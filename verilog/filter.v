==> flow/design.v <==
module Filter (CLK,  a, out);
input CLK;
input [7:0] a;
output [7:0] out;
wire [7:0] out;
reg [15:0] s_s12;
assign out = ( ( ( s_s12[7:0] + ( s_s12[15:8] << 1'b1 ) ) + a ) >> 2'b10 );
initial begin
  s_s12 = 16'b0000000000000000;
end
always @ (posedge CLK)
  s_s12 <= {a, s_s12[15:8] };
endmodule
* From RTL to reports: Filter
Tool output for the design above, in the order of the flow.
Line numbers count from 1 in the design file above.
Operators: Yosys type, input widths -> output width; for muxes data width and select width s.
Cell names lack the library's common part.
A cell with -- has no value.
- Top module :: Filter
- Clock port :: CLK
- Standard-cell library :: sky130hd
- Corner :: tt_025C_1v80

* Word level
Counts by Yosys on the flattened word-level netlist (proc, flatten, opt, wreduce; memories kept). Register bits leave out memories and registers merged into their read ports (data or address); mux counts leave out enables and synchronous resets folded into registers. Print and check cells are left out. Cells with the same type and inputs are merged into one.
- Register bits :: 16
- Bits in latches :: 0
- RAM bits :: 0
- Memory bits (read-only) :: 0
- Word width x clocked read ports :: 0
- Memory cells :: 0
- Output and inout port bits :: 8
- Elaborated cells :: 3
- Add/sub/neg operators :: 2
- Multiply operators :: 0
- Divide/modulo/power cells :: 0
- Order comparisons :: 0
- Eq/ne operators :: 0
- Shift-type cells :: 0
- Multiplexer cells :: 0
- Bitwise logic cells :: 0
- Reduce/logical cells :: 0
** Operator list (number)
- $add 8x8->8 :: 2

* Depth
Depth = most cells in a row (Yosys ltp): at word level without a register or memory, in the mapped netlist without a sequential cell, where the memories' decode and read muxes count.
- Depth in word-level cells :: 2
- ABC_AREA :: 0
- Mapped depth :: 8

* Netlist
The flow's flattened synthesis, as Yosys stat reports it; memories are mapped. The netlist is that of the ABC_AREA named above (0 if unset); the other value can give another one.
- Standard cells after synthesis :: 65
- Mapped area :: 0.0007908 mm^2
- Area of sequential cells :: 0.0003203 mm^2
- Flip-flop cells :: 16
- Buffer cells :: 2
** Cell types (number)
- dfxtp_1 :: 16
- fa_1 :: 7
- ha_1 :: 5
- xnor2_1 :: 5
- inv_1 :: 7
- nand3b_4 :: 1
- a21oi_1 :: 3
- buf_4 :: 2
- nor2b_4 :: 1
- nand4_1 :: 2
- o22ai_2 :: 1
- mux2_2 :: 1
- o21bai_2 :: 1
- mux2i_1 :: 1
- a21oi_2 :: 1
- and4_1 :: 1
- o31a_1 :: 1
- xor2_1 :: 1
Not listed: further types 7, cells in them 8.

* Timing after synthesis
Path of least setup slack by OpenSTA after synthesis, without wires, with an ideal clock, recovery checks aside; 20% of the period is set as input and as output delay. Where synthesis merged equal registers, the netlist keeps one of their names.
- Path type :: input to output
- From :: input port a[1]
- To :: output port out[5]
- Period :: 4930 ps
- External input delay :: 986 ps
- Launch time at the first pin :: 986 ps
- Arrival :: 2678 ps
- Path slack :: 1266 ps
- Path delay :: 1692 ps
- Stages :: 8
- Buffers on the path :: 0
- Synthesis period reached :: 3664 ps
"path delay" = arrival - input delay + setup time.
A path that ends at an output port has no setup time.
"stages" counts driving pins, that of a launching flip-flop among them; a cell with two outputs on the path counts twice.
"synthesis period reached" is the clock period less the worst setup slack; recovery checks do not enter. This is arithmetic on one report: input and output delays are still those of the set period (20% each).
Between the ends stands the longest chain of elaborated cells between them, by number of cells; it is not shown to be the way that was timed. Of several equally long chains one is given.
A line is the first line of the expression or statement that the cell stems from. Yosys adds cells for indexed reads and writes and turns some case tables into memories.
- Path through :: inv_1 fa_1 nand3b_4 fa_1 nor2b_4 o31a_1 o22ai_2 xnor2_1
- Length of the longest elaborated chain :: 1
- Elaborated cells between the ends (all ways) :: 1
- Classes of those cells :: add/sub: 1
** Ends and longest elaborated chain, after synthesis
- from (decl) :: line 3 : input [7:0] a;
- $add 8x8->8 :: line 7 : assign out = ( ( ( s_s12[7:0] + ( s_s12[15:8] << 1'b1 ) ) + a ) >> 2'b10 );
- to (decl) :: line 4 : output [7:0] out;

* Path in the finished layout
Path of least setup slack in the final report of job 1 (OpenROAD, finished layout, wires in). Where an end is a register, its clock arrival counts in the times.
The report prints the path's times to 10 ps; the period is as set.
- Path type :: input to output
- From :: input port a[1]
- To :: output port out[5]
- Period :: 2180 ps
- External input delay :: 440 ps
- Launch time at the first pin :: 440 ps
- Arrival :: 2250 ps
- Path slack :: -500 ps
- Stages :: 10
- Buffers on the path :: 2
Between the ends stands the longest chain of elaborated cells between them, by number of cells; it is not shown to be the way that was timed. Of several equally long chains one is given.
- Path through :: buf_4 inv_8 fa_1 nand3b_4 fa_2 nor2b_4 o31a_1 o22ai_2 xnor2_2 buf_2
- Length of the longest elaborated chain :: 1
- Elaborated cells between the ends (all ways) :: 1
- Classes of those cells :: add/sub: 1
** Ends and longest elaborated chain, post-layout
- from (decl) :: line 3 : input [7:0] a;
- $add 8x8->8 :: line 7 : assign out = ( ( ( s_s12[7:0] + ( s_s12[15:8] << 1'b1 ) ) + a ) >> 2'b10 );
- to (decl) :: line 4 : output [7:0] out;

--- measured runs ---
Top module Filter; platform sky130hd; tools Yosys and OpenROAD; 2 stored runs in no particular order. Input and output delays are each 20% of the period that was set; the output load is 0.01 pF.
By "achieved period" is meant the clock period of the run minus its worst setup slack. This is arithmetic on one report: input and output delays are still those of the set period (20% each).
"time of the worst setup path" means the part of the period allowed to the worst setup path (the constraints hold back 20% at inputs and 20% at outputs) less its slack; where the path has registers, the arrival times of their clocks count too.
"time of the worst setup path" is given in steps of 10 ps.

* Job 1
** Files
==> flow/run.sh <==
#!/bin/bash
# the make line also repeats the synthesis and layout settings of config.mk as NAME=value (left out here)
make -C /OpenROAD-flow-scripts/flow DESIGN_CONFIG=/design/flow/config.mk WORK_HOME=/design/flow/orfs CLKGATE_MAP_FILE= finish
==> flow/config.mk <==
export PLATFORM = sky130hd
export DESIGN_NAME = Filter
export DESIGN_NICKNAME = Filter
export VERILOG_FILES = /design/flow/design.v
export SDC_FILE = /design/flow/constraint.sdc
export NUM_CORES = 4
export LEC_CHECK = 0
export CAP_MARGIN = 20
export CORE_MARGIN = 2
export CORE_UTILIZATION = 16
export GPL_ROUTABILITY_DRIVEN = 1
export MIN_ROUTING_LAYER = met1
export PLACE_DENSITY_LB_ADDON = 0.16
export SETUP_SLACK_MARGIN = 0.18
export SLEW_MARGIN = 20
==> flow/constraint.sdc <==
create_clock -name core_clock -period 2.18 [get_ports {CLK}]
set_input_delay 0.4360 -clock core_clock [delete_from_list [all_inputs] [get_ports {CLK}]]
set_output_delay 0.4360 -clock core_clock [all_outputs]
set_load 0.01 [all_outputs]
** Results
- Achieved period :: 2685 ps
- Standard-cell area of the final layout :: 0.0012387 mm^2
- Post-synthesis cell area :: 0.0007908 mm^2
- Time of the worst setup path :: 1810 ps
- Worst setup path kind :: input to output
- Smallest setup slack :: -505 ps
- Area of the die :: 0.0055205 mm^2
- Utilization after layout :: 26.1 %
- Total negative slack on setup checks :: -2058 ps

* Job 2
** Files
==> flow/run.sh <==
#!/bin/bash
# the make line also repeats the synthesis and layout settings of config.mk as NAME=value (left out here)
make -C /OpenROAD-flow-scripts/flow DESIGN_CONFIG=/design/flow/config.mk WORK_HOME=/design/flow/orfs CLKGATE_MAP_FILE= finish
==> flow/config.mk <==
export PLATFORM = sky130hd
export DESIGN_NAME = Filter
export DESIGN_NICKNAME = Filter
export VERILOG_FILES = /design/flow/design.v
export SDC_FILE = /design/flow/constraint.sdc
export NUM_CORES = 4
export LEC_CHECK = 0
export CAP_MARGIN = 20
export CELL_PAD_IN_SITES_GLOBAL_PLACEMENT = 0
export CORE_ASPECT_RATIO = 0.53
export CORE_MARGIN = 3
export CORE_UTILIZATION = 58
export CTS_CLUSTER_DIAMETER = 43
export CTS_CLUSTER_SIZE = 61
export PLACE_DENSITY_LB_ADDON = 0.16
export SLEW_MARGIN = 20
export TNS_END_PERCENT = 70
==> flow/constraint.sdc <==
create_clock -name core_clock -period 3.1 [get_ports {CLK}]
set_input_delay 0.6200 -clock core_clock [delete_from_list [all_inputs] [get_ports {CLK}]]
set_output_delay 0.6200 -clock core_clock [all_outputs]
set_load 0.01 [all_outputs]
** Results
Did not finish, floorplanning stopped with PDN-0185.
--- end ---
