==> flow/design.v <==
module MovingAverage3(  
  input        clock,  
  input        reset,  
  input  [7:0] io_in,  
  output [7:0] io_out  
);
  reg [7:0] z1;  
  reg [31:0] _RAND_0;
  reg [7:0] z2;  
  reg [31:0] _RAND_1;
  wire [8:0] _GEN_0;  
  wire [8:0] _T_12;  
  wire [8:0] _GEN_1;  
  wire [9:0] _T_13;  
  wire [8:0] _T_14;  
  wire [8:0] _GEN_2;  
  wire [9:0] _T_15;  
  wire [8:0] _T_16;  
  wire [8:0] _T_18;  
  assign _GEN_0 = {{1'd0}, z1};  
  assign _T_12 = _GEN_0 << 1'h1;  
  assign _GEN_1 = {{1'd0}, io_in};  
  assign _T_13 = _GEN_1 + _T_12;  
  assign _T_14 = _GEN_1 + _T_12;  
  assign _GEN_2 = {{1'd0}, z2};  
  assign _T_15 = _T_14 + _GEN_2;  
  assign _T_16 = _T_14 + _GEN_2;  
  assign _T_18 = _T_16 >> 2'h2;  
  assign io_out = _T_18[7:0];  
  always @(posedge clock) begin
    z1 <= io_in;
    z2 <= z1;
  end
endmodule
=== Reports on MovingAverage3 ===
Tool output for the design above, in the order of the flow.
Line numbers count from 1 in the design file above.
Not given: n/a

* Design top: MovingAverage3
* Clock port: clock
* Standard-cell library: sky130hd
* Library corner: tt_025C_1v80

=== Word level ===
Counts by Yosys on the flattened word-level netlist (proc, flatten, opt, wreduce; memories kept). Register bits leave out memories and registers merged into their read ports (data or address); mux counts leave out enables and synchronous resets folded into registers. Print and check cells are left out. Cells with the same type and inputs are merged into one.

* Add/sub/neg operators: 2
* Multiply operators: 0
* Divide/modulo/power cells: 0
* Order comparisons: 0
* Equal/unequal tests: 0
* Shift operators: 0
* Mux-type cells: 0
* Bitwise logic cells: 0
* Reductions and logical operators: 0

{| class="wikitable"
|+ Operators with widths
! cell !! number
|-
| 8-bit by 9-bit adder with 9-bit output || 1
|-
| 9-bit by 8-bit adder with 9-bit output || 1
|}

* Bits in registers: 16
* Bits in latches: 0
* RAM bits: 0
* ROM bits: 0
* Word width x clocked read ports: 0
* Memories: 0
* Bits of input ports: 10
* Output and inout bits: 8
* Word-level cells: 4

=== Longest topological paths ===
Depth = most cells in a row (Yosys ltp): at word level without a register or memory, in the mapped netlist without a sequential cell, where the memories' decode and read muxes count.

* Depth in word-level cells: 2
* ABC_AREA: 0
* Depth in mapped cells: 8
* Depth with buffers taken out: 8

=== Synthesis result ===
Source: synth_stat.txt of the flow (Yosys; design flattened, memories mapped). It holds for the ABC_AREA given above (unset counts as 0); a run with the other value may have another netlist.

{| class="wikitable"
|+ Cells by type
! type !! number !! total area (um^2)
|-
| sky130_fd_sc_hd__dfxtp_1 || 16 || 320.307
|-
| sky130_fd_sc_hd__fa_1 || 8 || 160.154
|-
| sky130_fd_sc_hd__ha_1 || 6 || 75.072
|-
| sky130_fd_sc_hd__inv_1 || 7 || 26.275
|-
| sky130_fd_sc_hd__xnor2_1 || 3 || 26.275
|-
| sky130_fd_sc_hd__o21a_1 || 3 || 22.522
|-
| sky130_fd_sc_hd__a21oi_1 || 4 || 20.019
|-
| sky130_fd_sc_hd__o31a_1 || 2 || 17.517
|-
| sky130_fd_sc_hd__xor2_1 || 2 || 17.517
|-
| sky130_fd_sc_hd__o211ai_1 || 2 || 15.014
|-
| sky130_fd_sc_hd__nor2b_4 || 1 || 13.763
|-
| sky130_fd_sc_hd__and4b_1 || 1 || 10.01
|-
| sky130_fd_sc_hd__nor3_1 || 2 || 10.01
|-
| sky130_fd_sc_hd__o21ai_0 || 2 || 10.01
|-
| sky130_fd_sc_hd__buf_4 || 1 || 7.507
|-
| sky130_fd_sc_hd__nand3b_1 || 1 || 7.507
|-
| sky130_fd_sc_hd__nor2_1 || 2 || 7.507
|-
| sky130_fd_sc_hd__or4_1 || 1 || 7.507
|}

Other cell types: 3; their cells: 3.

* Cell count: 67
* Mapped area: 787.0 um^2
* Sequential area: 320.3 um^2
* Flip-flop cells: 16
* Buffer cells: 1

=== Timing after synthesis ===
Source: OpenSTA report_checks on the synthesized netlist (no wires, ideal clock, input and output delay 20% of the period each), path of least setup slack; recovery checks are left aside. Register names are those of the netlist, which keeps one name where synthesis merged equal registers.

* Path type: input port to output port
* Start: in io_in[1]
* End: out io_out[5]
* Clock period: 3.32 ns
* External input delay: 0.664 ns
* Output delay: 0.664 ns
* Launch time at the first pin: 0.664 ns
* Arrival: 2.405 ns
* Required time: 2.656 ns
* Setup slack: 0.251 ns
* Path delay: 1.741 ns
* Stages on the path: 8
* Buffers on the path: 0
* Synthesis period reached: 3.069 ns

"path delay" is the arrival time less input delay plus setup time.
A path that ends at an output port has no setup time.
"stages on the path": output pins that drive a net of the path, with the launching flip-flop's if there is one; two outputs of one cell count as two.
"synthesis period reached" = period - worst setup slack (recovery checks aside). The figure is calculated, with input and output delays left at 20% of the set period.
The rows between start and end are the longest chain of elaborated cells between them; the timing report does not say that the signal goes this way. Where chains are equally long, one stands for them.
Each line given opens the expression or statement behind the cell; cells for indexed reads and writes are added by Yosys, which also makes memories of some case tables.

* Cells stage by stage: sky130_fd_sc_hd__inv_1 sky130_fd_sc_hd__fa_1 sky130_fd_sc_hd__nand3b_1 sky130_fd_sc_hd__fa_1 sky130_fd_sc_hd__nor2b_4 sky130_fd_sc_hd__o31a_1 sky130_fd_sc_hd__or4_1 sky130_fd_sc_hd__nand3_1
* Length of the longest elaborated chain: 2
* Elaborated cells between the ends (all ways): 2
* RTL lines with such cells: 2
* Classes of those cells: 2 x add/sub

{| class="wikitable"
|+ RTL lines, path post-synthesis
! what !! line !! RTL
|-
| from (decl) || 4 || <nowiki>input  [7:0] io_in,</nowiki>
|-
| 8-bit by 9-bit adder with 9-bit output || 24 || <nowiki>assign _T_14 = _GEN_1 + _T_12;</nowiki>
|-
| 9-bit by 8-bit adder with 9-bit output || 27 || <nowiki>assign _T_16 = _T_14 + _GEN_2;</nowiki>
|-
| to (decl) || 5 || <nowiki>output [7:0] io_out</nowiki>
|}

=== Path in the finished layout ===
Path of least setup slack in the final report of job 2 (OpenROAD, finished layout, wires in). Where an end is a register, its clock arrival counts in the times.

* Path type: input port to output port
* Start: in io_in[2]
* End: out io_out[4]
* Clock period: 5.31 ns
* External input delay: 1.06 ns
* Output delay: 1.06 ns
* Launch time at the first pin: 1.06 ns
* Arrival: 3.61 ns
* Required time: 4.25 ns
* Setup slack: 0.64 ns
* Stages on the path: 8
* Buffers on the path: 2

The rows between start and end are the longest chain of elaborated cells between them; the timing report does not say that the signal goes this way. Where chains are equally long, one stands for them.

* Cells stage by stage: sky130_fd_sc_hd__clkdlybuf4s50_1 sky130_fd_sc_hd__fa_1 sky130_fd_sc_hd__ha_1 sky130_fd_sc_hd__and4b_1 sky130_fd_sc_hd__nor3_2 sky130_fd_sc_hd__o21ai_0 sky130_fd_sc_hd__xor2_1 sky130_fd_sc_hd__clkdlybuf4s50_1
* Length of the longest elaborated chain: 2
* Elaborated cells between the ends (all ways): 2
* RTL lines with such cells: 2
* Classes of those cells: 2 x add/sub

{| class="wikitable"
|+ RTL lines, path after layout
! what !! line !! RTL
|-
| from (decl) || 4 || <nowiki>input  [7:0] io_in,</nowiki>
|-
| 8-bit by 9-bit adder with 9-bit output || 24 || <nowiki>assign _T_14 = _GEN_1 + _T_12;</nowiki>
|-
| 9-bit by 8-bit adder with 9-bit output || 27 || <nowiki>assign _T_16 = _T_14 + _GEN_2;</nowiki>
|-
| to (decl) || 5 || <nowiki>output [7:0] io_out</nowiki>
|}

Ticket comment

Measured data: module MovingAverage3, platform sky130hd, 2 stored runs of the flow under differing settings, order arbitrary. Input and output delays are each 20% of the period that was set; the output load is 0.01 pF.
"time on the worst setup path": the worst setup path's part of the clock period (all of it between registers, 20% less for each end at a port) less its slack. A launch clock that arrives late makes it longer, a capture clock that arrives late makes it shorter.
"total design power": no workload was simulated; the value follows from the tool's default switching activity.

=== Job 1 ===
{| class="wikitable"
! Setting !! Value
|-
| period_ns || 2.68
|-
| CORE_UTILIZATION || 68
|-
| SETUP_SLACK_MARGIN || -0.06
|-
| PLACE_DENSITY || 0.94
|-
| HOLD_SLACK_MARGIN || 0.14
|-
| GPL_TIMING_DRIVEN || 0
|-
| CTS_CLUSTER_DIAMETER || 99
|-
| CAP_MARGIN || 20
|-
| SLEW_MARGIN || 0
|-
| CORE_MARGIN || 2
|}
Unfinished; error DPL-0038 in routing.

=== Job 2 ===
{| class="wikitable"
! Setting !! Value
|-
| period_ns || 5.31
|-
| CORE_UTILIZATION || 22
|-
| SETUP_SLACK_MARGIN || 0.53
|-
| CORE_ASPECT_RATIO || 0.78
|-
| CELL_PAD_IN_SITES_DETAIL_PLACEMENT || 1
|-
| GPL_TIMING_DRIVEN || 0
|-
| GPL_ROUTABILITY_DRIVEN || 0
|-
| SLEW_MARGIN || 15
|-
| MIN_ROUTING_LAYER || met2
|-
| CAP_MARGIN || 20
|-
| CORE_MARGIN || 2
|-
! Result !! Value
|-
| Worst setup slack after layout || 0.638 ns
|-
| Worst hold slack after layout || 0.351 ns
|-
| Utilization after layout || 30.6 %
|-
| Time on the worst setup path || 2.55 ns
|-
| Class of the worst setup path || input port to output port
|-
| Mapped cell area after synthesis || 787.0 um^2
|-
| Total design power || 0.3858 mW
|-
| Die footprint || 4,075.5 um^2
|}
